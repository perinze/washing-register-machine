==> flow/design.v <==
module dfflrs # (
  parameter DW = 32
) (
  input               lden, 
  input      [DW-1:0] dnxt,
  output     [DW-1:0] qout,
  input               clk,
  input               rst_n
);
reg [DW-1:0] qout_r;
always @(posedge clk or negedge rst_n)
begin : DFFLRS_PROC
  if (rst_n == 1'b0)
    qout_r <= {DW{1'b1}};
  else if (lden == 1'b1)
    qout_r <= dnxt;
end
assign qout = qout_r;
endmodule
module dfflr # (
  parameter DW = 32
) (
  input               lden, 
  input      [DW-1:0] dnxt,
  output     [DW-1:0] qout,
  input               clk,
  input               rst_n
);
reg [DW-1:0] qout_r;
always @(posedge clk or negedge rst_n)
begin : DFFLR_PROC
  if (rst_n == 1'b0)
    qout_r <= {DW{1'b0}};
  else if (lden == 1'b1)
    qout_r <= #1 dnxt;
end
assign qout = qout_r;
endmodule
module dffl # (
  parameter DW = 32
) (
  input               lden, 
  input      [DW-1:0] dnxt,
  output     [DW-1:0] qout,
  input               clk 
);
reg [DW-1:0] qout_r;
always @(posedge clk)
begin : DFFL_PROC
  if (lden == 1'b1)
    qout_r <= #1 dnxt;
end
assign qout = qout_r;
endmodule
module dffrs # (
  parameter DW = 32
) (
  input      [DW-1:0] dnxt,
  output     [DW-1:0] qout,
  input               clk,
  input               rst_n
);
reg [DW-1:0] qout_r;
always @(posedge clk or negedge rst_n)
begin : DFFRS_PROC
  if (rst_n == 1'b0)
    qout_r <= {DW{1'b1}};
  else                  
    qout_r <= dnxt;
end
assign qout = qout_r;
endmodule
module dffr # (
  parameter DW = 32
) (
  input      [DW-1:0] dnxt,
  output     [DW-1:0] qout,
  input               clk,
  input               rst_n
);
reg [DW-1:0] qout_r;
always @(posedge clk or negedge rst_n)
begin : DFFR_PROC
  if (rst_n == 1'b0)
    qout_r <= {DW{1'b0}};
  else                  
    qout_r <= dnxt;
end
assign qout = qout_r;
endmodule
module sirv_gnrl_ltch # (
  parameter DW = 32
) (
  input               lden, 
  input      [DW-1:0] dnxt,
  output     [DW-1:0] qout
);
reg [DW-1:0] qout_r;
always @ (*) 
begin : LTCH_PROC
  if (lden == 1'b1)
    qout_r <= dnxt;
end
assign qout = qout_r;
endmodule
module timer # (
  parameter WIDTH = 16
) (
  input [WIDTH-1:0] set,
  input       load,
  output      irq,
  input clk,
  input rst_n
);
wire [WIDTH:0] cnt;
wire [WIDTH:0] cnt_next;
wire [WIDTH:0] cnt_next_or_load;
wire sign = cnt[WIDTH];
assign irq = cnt == 17'd0;
wire [WIDTH:0] set_ext;
assign set_ext = {1'b0, set};
assign cnt_next =
    ({(WIDTH+1){~sign}} & (cnt - 17'd1))
  | ({(WIDTH+1){ sign}} & 17'h1ffff);
assign cnt_next_or_load =
    ({(WIDTH+1){ load}} & set_ext)
  | ({(WIDTH+1){~load}} & cnt_next);
dffrs #(WIDTH+1) timer_dff (
  .dnxt(cnt_next_or_load),
  .qout(cnt),
  .clk(clk),
  .rst_n(rst_n)
);
endmodule
**Tool chain data of timer**

Tool output for the design above, in the order of the flow.
Line numbers count from 1 in the design file above.
A cell with - has no value.

- Top: timer
- Clock input: clk
- Cell library: sky130hd
- Library corner: tt_025C_1v80

**After elaboration**

Source: Yosys, flattened and elaborated, memories not mapped. Widths are those after wreduce; folded enables and synchronous resets count as part of the registers. Registers that Yosys merges into a memory's read port (data or address) are not register bits. Print and check cells do not count. Equal cells are merged and count once.

- Reduce/logical cells: 1
- $add $sub $neg: 1
- Bitwise logic cells: 7

Operator list:

| kind | count |
|---|---|
| 17-bit bitwise AND | 2 |
| 17-bit bitwise OR | 2 |
| 17-bit by 1-bit subtractor with 17-bit output with constant B | 1 |
| 17-bit by 16-bit bitwise AND with 17-bit output | 1 |
| 17-bit logical NOT | 1 |
| 1-bit inverter | 2 |

- Register bits after elaboration: 17
- Input bits: 19
- Word-level cells: 10

**Logic depth**

Depth = most cells in a row (Yosys ltp): at word level without a register or memory, in the mapped netlist without a sequential cell, where the memories' decode and read muxes count.

- Depth in word-level cells: 5
- ABC_AREA: 0
- Mapped depth: 6

**Netlist**

Source: synth_stat.txt of the flow (Yosys; design flattened, memories mapped). It holds for the ABC_AREA given above (unset counts as 0); a run with the other value may have another netlist.

- Cell count: 94
- Buffers: 3
- Synthesis area: 0.0009709 mm^2
- Sequential part of the area: 0.0004467 mm^2
- Flip-flops: 17

Cell types:

| type | count | area in all (um^2) |
|---|---|---|
| sky130_fd_sc_hd__dfstp_2 | 17 | 446.678 |
| sky130_fd_sc_hd__nor2b_1 | 10 | 62.56 |
| sky130_fd_sc_hd__xor2_1 | 7 | 61.309 |
| sky130_fd_sc_hd__a21oi_1 | 10 | 50.048 |
| sky130_fd_sc_hd__a32oi_1 | 4 | 35.034 |
| sky130_fd_sc_hd__inv_1 | 7 | 26.275 |
| sky130_fd_sc_hd__or4_4 | 2 | 22.522 |
| sky130_fd_sc_hd__nor4_4 | 1 | 21.27 |
| sky130_fd_sc_hd__nor2_1 | 5 | 18.768 |
| sky130_fd_sc_hd__nor3b_4 | 1 | 18.768 |
| sky130_fd_sc_hd__xnor2_1 | 2 | 17.517 |
| sky130_fd_sc_hd__nand3_1 | 3 | 15.014 |
| sky130_fd_sc_hd__nand3b_1 | 2 | 15.014 |
| sky130_fd_sc_hd__o31ai_1 | 2 | 15.014 |
| sky130_fd_sc_hd__ha_1 | 1 | 12.512 |
| sky130_fd_sc_hd__nor4_2 | 1 | 12.512 |
| sky130_fd_sc_hd__clkbuf_1 | 3 | 11.261 |
| sky130_fd_sc_hd__mux2_2 | 1 | 11.261 |

Not listed: further types 13, cells in them 15.
The figures by module come from a second, unflattened synthesis with its own total; it is not the netlist above.

- Cells (unflattened synthesis): 98
- Area total of the unflattened synthesis: 0.0009972 mm^2

Each row is one instance without its submodules.

By module:

| module | cells | area (mm^2) | instances |
|---|---|---|---|
| timer | 81 | 0.0005505 | 1 |
| dffrs #(DW=17) | 17 | 0.0004467 | 1 |

**Worst setup path after synthesis**

Source: OpenSTA report_checks on the synthesized netlist (no wires, ideal clock, input and output delay 20% of the period each), path of least setup slack; recovery checks are left aside. Register names are those of the netlist, which keeps one name where synthesis merged equal registers.

- Path type: register to output
- Start: register timer_dff.qout_r[0]
- End: output irq
- Path delay: 1640 ps
- Path slack: 232 ps
- Period: 2340 ps
- Stages: 7
- Buffers on the path: 0
- Output delay: 468 ps
- Data arrival time: 1640 ps
- Launch time at the first pin: 0 ps
- Required time: 1872 ps
- Synthesis period reached: 2108 ps

"path delay" is the arrival time less input delay plus setup time.
A path that ends at an output port has no setup time.
"stages": output pins that drive a net of the path, with the launching flip-flop's if there is one; two outputs of one cell count as two.
"synthesis period reached" = period - worst setup slack (recovery checks aside). The figure is calculated, with input and output delays left at 20% of the set period.
Between the ends stands the longest chain of elaborated cells between them, by number of cells; it is not shown to be the way that was timed. Of several equally long chains one is given.
Each line given opens the expression or statement behind the cell; cells for indexed reads and writes are added by Yosys, which also makes memories of some case tables.

- Path through: sky130_fd_sc_hd__dfstp_2 sky130_fd_sc_hd__inv_1 sky130_fd_sc_hd__ha_1 sky130_fd_sc_hd__nor3b_4 sky130_fd_sc_hd__nand2_2 sky130_fd_sc_hd__or4_4 sky130_fd_sc_hd__nor2_1
- Length of the longest elaborated chain: 1
- Elaborated cells between the ends (all ways): 1
- Source lines of those cells: 1

RTL lines, path after synthesis:

| item | line | source |
|---|---|---|
| from (decl) | 63 | `reg [DW-1:0] qout_r;` |
| from (assign) | 67 | `qout_r <= {DW{1'b1}};` |
| from (assign) | 69 | `qout_r <= dnxt;` |
| 17-bit logical NOT | 119 | `assign irq = cnt == 17'd0;` |
| to (decl) | 111 | `output      irq,` |

**Timing after layout**

Path of least setup slack in the final report of run 1 (OpenROAD, finished layout, wires in). Where an end is a register, its clock arrival counts in the times.
The report prints the path's times to 10 ps; the period is as set.

- Path type: register to output
- Start: register timer_dff.qout_r[0]
- End: output irq
- Path slack: -570 ps
- Required time: 1280 ps
- Data arrival time: 1850 ps
- Output delay: 320 ps
- Period: 1600 ps
- Stages: 8
- Buffers on the path: 1
- Launch time at the first pin: 290 ps

Between the ends stands the longest chain of elaborated cells between them, by number of cells; it is not shown to be the way that was timed. Of several equally long chains one is given.

- Path through: sky130_fd_sc_hd__dfstp_2 sky130_fd_sc_hd__inv_2 sky130_fd_sc_hd__ha_4 sky130_fd_sc_hd__nor3b_4 sky130_fd_sc_hd__nand2_2 sky130_fd_sc_hd__or4_4 sky130_fd_sc_hd__nor2_4 sky130_fd_sc_hd__buf_6
- Length of the longest elaborated chain: 1
- Elaborated cells between the ends (all ways): 1
- Source lines of those cells: 1

RTL lines, path after layout:

| item | line | source |
|---|---|---|
| from (decl) | 63 | `reg [DW-1:0] qout_r;` |
| from (assign) | 67 | `qout_r <= {DW{1'b1}};` |
| from (assign) | 69 | `qout_r <= dnxt;` |
| 17-bit logical NOT | 119 | `assign irq = cnt == 17'd0;` |
| to (decl) | 111 | `output      irq,` |

Memo
Re: implementation data of timer

Below are 2 stored runs of the flow (Yosys, OpenROAD; platform sky130hd) on timer, each with its settings and what was measured, unordered. Constraints: input delay and output delay 20% of the set period each, output load 0.01 pF.
"achieved period" = clock period - worst setup slack. The figure is calculated, with input and output delays left at 20% of the set period.
"time used up by the worst setup path" is the time allowed to the run's worst setup path (the clock period less input and output delay, where it has them) less its slack. Clock arrival times count: a late capture clock shortens it, a late launch clock lengthens it.
By "total power of the final layout" is meant OpenSTA's value without simulated activity: inputs other than the clock are taken to toggle once in ten clock periods, and the tool carries that through the logic.
"time used up by the worst setup path" is known to 10 ps.

### Run 1

==> flow/run.sh <==
#!/bin/bash
# the make line also repeats the synthesis and layout settings of config.mk as NAME=value (left out here)
make -C /OpenROAD-flow-scripts/flow DESIGN_CONFIG=/design/flow/config.mk WORK_HOME=/design/flow/orfs CLKGATE_MAP_FILE= finish
==> flow/config.mk <==
export PLATFORM = sky130hd
export DESIGN_NAME = timer
export DESIGN_NICKNAME = timer
export VERILOG_FILES = /design/flow/design.v
export SDC_FILE = /design/flow/constraint.sdc
export NUM_CORES = 4
export LEC_CHECK = 0
export CAP_MARGIN = 20
export CORE_MARGIN = 2
export CORE_UTILIZATION = 40
export SLEW_MARGIN = 20
==> flow/constraint.sdc <==
create_clock -name core_clock -period 1.6 [get_ports {clk}]
set_input_delay 0.3200 -clock core_clock [delete_from_list [all_inputs] [get_ports {clk}]]
set_output_delay 0.3200 -clock core_clock [all_outputs]
set_load 0.01 [all_outputs]

Results of run 1:
- Lowest setup slack: -568 ps
- Total power of the final layout: 0.001069 W
- Area of the die: 0.0028372 mm^2
- Std-cell area (final layout): 0.0015502 mm^2
- Achieved period: 2168 ps
- Netlist area reported by Yosys: 0.0009709 mm^2
- Smallest hold slack: 527 ps
- Sum of negative setup slack: -1552 ps
- Utilization after routing: 68.8 %
- Time used up by the worst setup path: 1850 ps
- Class of the worst setup path: register to output

### Run 2

==> flow/run.sh <==
#!/bin/bash
# the make line also repeats the synthesis and layout settings of config.mk as NAME=value (left out here)
make -C /OpenROAD-flow-scripts/flow DESIGN_CONFIG=/design/flow/config.mk WORK_HOME=/design/flow/orfs CLKGATE_MAP_FILE= finish
==> flow/config.mk <==
export PLATFORM = sky130hd
export DESIGN_NAME = timer
export DESIGN_NICKNAME = timer
export VERILOG_FILES = /design/flow/design.v
export SDC_FILE = /design/flow/constraint.sdc
export NUM_CORES = 4
export LEC_CHECK = 0
export ABC_AREA = 1
export CAP_MARGIN = 20
export CELL_PAD_IN_SITES_GLOBAL_PLACEMENT = 3
export CORE_ASPECT_RATIO = 0.55
export CORE_MARGIN = 2
export CORE_UTILIZATION = 23
export CTS_CLUSTER_SIZE = 67
export GPL_ROUTABILITY_DRIVEN = 0
export HOLD_SLACK_MARGIN = 0.12
export MIN_ROUTING_LAYER = met2
export PLACE_DENSITY_LB_ADDON = 0.13
export SETUP_SLACK_MARGIN = 0.24
export SLEW_MARGIN = 20
export TNS_END_PERCENT = 70
==> flow/constraint.sdc <==
create_clock -name core_clock -period 2.4 [get_ports {clk}]
set_input_delay 0.4800 -clock core_clock [delete_from_list [all_inputs] [get_ports {clk}]]
set_output_delay 0.4800 -clock core_clock [all_outputs]
set_load 0.01 [all_outputs]

Results of run 2:
- Lowest setup slack: 363 ps
- Total power of the final layout: 0.000777 W
- Area of the die: 0.0052836 mm^2
- Std-cell area (final layout): 0.0014301 mm^2
- Achieved period: 2037 ps
- Netlist area reported by Yosys: 0.0010798 mm^2
- Smallest hold slack: 501 ps
- Sum of negative setup slack: 0 ps
- Utilization after routing: 31.8 %
- Time used up by the worst setup path: 1560 ps
- Class of the worst setup path: register to output
